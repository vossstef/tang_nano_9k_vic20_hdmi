==> flow/design.v <==
module video_analyzer 
(
 input		  clk,
 input		  hs,
 input		  vs,
 input		  de,
 input		  ntscmode,
 output reg[1:0] mode,  
 output reg	  vreset
);
reg vsD, hsD;
reg [13:0] hcnt;     
reg [13:0] hcntL;
reg [9:0] vcnt;     
reg [9:0] vcntL;
reg changed;
always @(posedge clk) begin
    hsD <= hs;
    mode <= {1'b0 , ~ntscmode};  
    if(!hs && hsD) begin
        hcntL <= hcnt;
        if(hcntL != hcnt)
            changed <= 1'b1;
        hcnt <= 0;
    end else
        hcnt <= hcnt + 14'd1;
    if(!hs && hsD) begin
       vsD <= vs;
       if(!vs && vsD) begin
          vcntL <= vcnt;
          if(vcntL != vcnt) changed <= 1'b1;
          vcnt <= 0;  
       end else
         vcnt <= vcnt + 10'd1;
    end
   vreset <= 1'b0;
   if( 
       (hcnt == 150 && vcnt == 10 && changed && mode == 2'd1) ||
       (hcnt == 150 && vcnt == 10 && changed && mode == 2'd0) ) begin
       vreset <= 1'b1;
       changed <= 1'b0;
   end
end
endmodule
### Step by step through the tools: video_analyzer

Tool output for the design above, in the order of the flow.
Lines are those of the file above, counted from 1.
Library cell names are shortened.
A cell with - has no value.

| inputs | value |
|---|---|
| top | video_analyzer |
| clock input | clk |
| library | sky130hd |
| library corner | tt_025C_1v80 |

### Elaborated design

Yosys after proc, flatten, opt, wreduce and memory -nomap, before mapping. Enables and synchronous resets that opt folds into registers are not counted as muxes. Memory bits, and registers merged into a memory's read port (data or address), are not among the register bits. Print and check cells are not counted. Equal cells are merged and count once.

| word-level totals | value |
|---|---|
| bits in registers | 53 |
| cells after elaboration | 33 |

| cells by class | value |
|---|---|
| muxes and demuxes | 6 |
| reductions and logical operators | 11 |
| add/sub/neg operators | 2 |
| bitwise operators | 1 |
| eq/ne operators | 4 |

Operator list:

| kind | number |
|---|---|
| adder 14 x 1 -> 14 bit (second input constant) | 1 |
| inequality test 14 bit | 1 |
| equality test 14 x 8 -> 1 bit (second input constant) | 1 |
| adder 10 x 1 -> 10 bit (second input constant) | 1 |
| inequality test 10 bit | 1 |
| equality test 10 x 4 -> 1 bit (second input constant) | 1 |
| logical AND 1 bit | 6 |
| 2-to-1 mux 1 bit | 6 |
| zero test 1 bit | 2 |
| zero test 2 bit | 1 |
| AND reduction 2 bit | 1 |
| logical OR 1 bit | 1 |
| inverter 1 bit | 1 |

### Logic depth

Yosys ltp: most cells in a row. Word level: on the elaborated netlist, between registers, memories and ports. Mapped: between sequential cells and ports; inverters and the memories' decode and read muxes count.

| logic depth | value |
|---|---|
| depth after elaboration | 6 |
| ABC_AREA | 0 |
| depth in mapped cells | 6 |

### After synthesis

The flow's flattened synthesis, as Yosys stat reports it; memories are mapped. The netlist is that of the ABC_AREA named above (0 if unset); the other value can give another one.

Cell types:

| cell type | number | total area (um2) |
|---|---|---|
| edfxtp_1 | 35 | 1.05E+03 |
| dfxtp_1 | 18 | 360.346 |
| xnor2_1 | 23 | 201.443 |
| xor2_1 | 19 | 166.41 |
| nor2_1 | 26 | 97.594 |
| nand4_1 | 9 | 56.304 |
| ha_1 | 4 | 50.048 |
| nand3_1 | 9 | 45.043 |
| nor4_1 | 7 | 43.792 |
| inv_1 | 7 | 26.275 |
| nand2_1 | 6 | 22.522 |
| nor2b_1 | 3 | 18.768 |
| clkbuf_1 | 4 | 15.014 |
| o221ai_2 | 1 | 15.014 |
| and3_1 | 2 | 12.512 |
| nor4_2 | 1 | 12.512 |
| or3_1 | 2 | 12.512 |
| buf_6 | 1 | 11.261 |

Other cell types: 13; their cells: 15.

| synthesis totals | value |
|---|---|
| mapped flip-flops | 53 |
| sequential area | 1,411.4 um2 |
| buffer cells | 8 |
| cells in the netlist | 192 |
| synthesis area | 2,313.5 um2 |

### Path before layout

OpenSTA on the mapped netlist: ideal clock, no wires. The path of least setup slack (recovery checks aside). Input and output delay are each 20% of the period. Register names are those of the netlist, which keeps one name where synthesis merged equal registers.

| path after synthesis | value |
|---|---|
| kind | input port to flip-flop |
| from | input hs |
| to | register hcntL[0] |
| clock period | 3,000 ps |
| input delay | 600 ps |
| driving pins on the path | 3 |
| library setup time | 399 ps |
| path slack | 747 ps |
| arrival time | 1,854 ps |
| launch time at the first pin | 600 ps |
| delay of the path | 1,653 ps |
| period reached after synthesis | 2,253 ps |

"delay of the path" = arrival - input delay + setup time.
"driving pins on the path" counts driving pins, that of a launching flip-flop among them; a cell with two outputs on the path counts twice.
"period reached after synthesis" is the clock period less the worst setup slack; recovery checks do not enter. This is arithmetic on one report: input and output delays are still those of the set period (20% each).
The rows between start and end are the longest chain of elaborated cells between them; the timing report does not say that the signal goes this way. Where chains are equally long, one stands for them.
A line is the first line of the expression or statement that the cell stems from. Yosys adds cells for indexed reads and writes and turns some case tables into memories.

| on the way, after synthesis | value |
|---|---|
| cells stage by stage | nor2b_1 -> clkbuf_1 -> buf_1 |
| length of the longest elaborated chain | 2 |
| elaborated cells on any way between the ends | 2 |
| classes of those cells | reduce/logical (2) |

Ends and longest elaborated chain, after synthesis:

| what | line | text |
|---|---|---|
| from (decl) | 4 | `input hs,` |
| zero test 1 bit | 20 | `if(!hs && hsD) begin` |
| logical AND 1 bit | 20 |  |
| to (assign) | 21 | `hcntL <= hcnt;` |
| to (decl) | 13 | `reg [13:0] hcntL;` |

### Path in the finished layout

Path of least setup slack in the final report of run A (OpenROAD, finished layout, wires in). Where an end is a register, its clock arrival counts in the times.
The path's times are printed in steps of 10 ps; the period is the one set.

| path after layout | value |
|---|---|
| kind | flip-flop to flip-flop |
| from | register vcnt[5] |
| to | register changed |
| driving pins on the path | 6 |
| arrival time | 1,970 ps |
| path slack | 610 ps |
| library setup time | 110 ps |
| launch time at the first pin | 290 ps |
| clock period | 2,390 ps |

The rows between start and end are the longest chain of elaborated cells between them; the timing report does not say that the signal goes this way. Where chains are equally long, one stands for them.
At most two assigning lines are given for a register; there are more.

| on the way, after layout | value |
|---|---|
| cells stage by stage | edfxtp_1 -> or4b_1 -> nor4_2 -> nand4_1 -> nand2_1 -> o21ai_2 |
| length of the longest elaborated chain | 5 |
| elaborated cells on any way between the ends | 10 |
| classes of those cells | eq/ne (2); mux (3); reduce/logical (5) |

Ends and longest elaborated chain, after layout:

| what | line | text |
|---|---|---|
| from (decl) | 14 | `reg [9:0] vcnt;` |
| from (assign) | 32 | `vcnt <= 0;` |
| from (assign) | 34 | `vcnt <= vcnt + 10'd1;` |
| equality test 10 x 4 -> 1 bit | 38 | `(hcnt == 150 && vcnt == 10 && changed && mode == 2'd1) \|\|` |
| logical AND 1 bit (3 in a row) | 38 |  |
| logical OR 1 bit | 38 |  |
| to (assign) | 31 | `if(vcntL != vcnt) changed <= 1'b1;` |
| to (assign) | 41 | `changed <= 1'b0;` |
| to (decl) | 16 | `reg changed;` |

Appendix: measured runs

2 stored runs of video_analyzer in the flow (synthesis by Yosys, layout by OpenROAD, sky130hd cells), in arbitrary order. Constraints: input delay and output delay 20% of the set period each, output load 0.01 pF.
"achieved clock period" means the clock period less the worst setup slack. The figure is calculated, with input and output delays left at 20% of the set period.
By "critical path time" is meant the share of the clock period that the worst setup path is allowed (20% is reserved at inputs, 20% at outputs), minus its slack. Clock arrival times at its registers enter into it.
"critical path time" is known to 10 ps.
Settings: - = not set for that run.

| stored run | period_ns | CAP_MARGIN | CORE_MARGIN | CORE_UTILIZATION | SLEW_MARGIN | SETUP_SLACK_MARGIN | PLACE_DENSITY_LB_ADDON | ABC_AREA | GPL_ROUTABILITY_DRIVEN | CTS_CLUSTER_DIAMETER | MAX_ROUTING_LAYER | critical path time (ps) | worst setup path type | total negative setup slack (ps) | die outline area (um2) | worst setup slack after layout (ps) | chip area in the Yosys report (um2) | post-layout utilization (%) | achieved clock period (ps) |
|---|---|---|---|---|---|---|---|---|---|---|---|---|---|---|---|---|---|---|---|
| run A | 2.39 | 20 | 2 | 40 | 20 | - | - | - | - | - | - | 1,780 | flip-flop to flip-flop | 0 | 6,408.0 | 605 | 2,313.5 | 45.4 | 1,785 |
| run B | 1.94 | 15 | 5 | 68 | 10 | -0.14 | 0.19 | 0 | 0 | 338 | met5 | 1,710 | flip-flop to flip-flop | 0 | 4,669.0 | 229 | 2,313.5 | 75.2 | 1,711 |
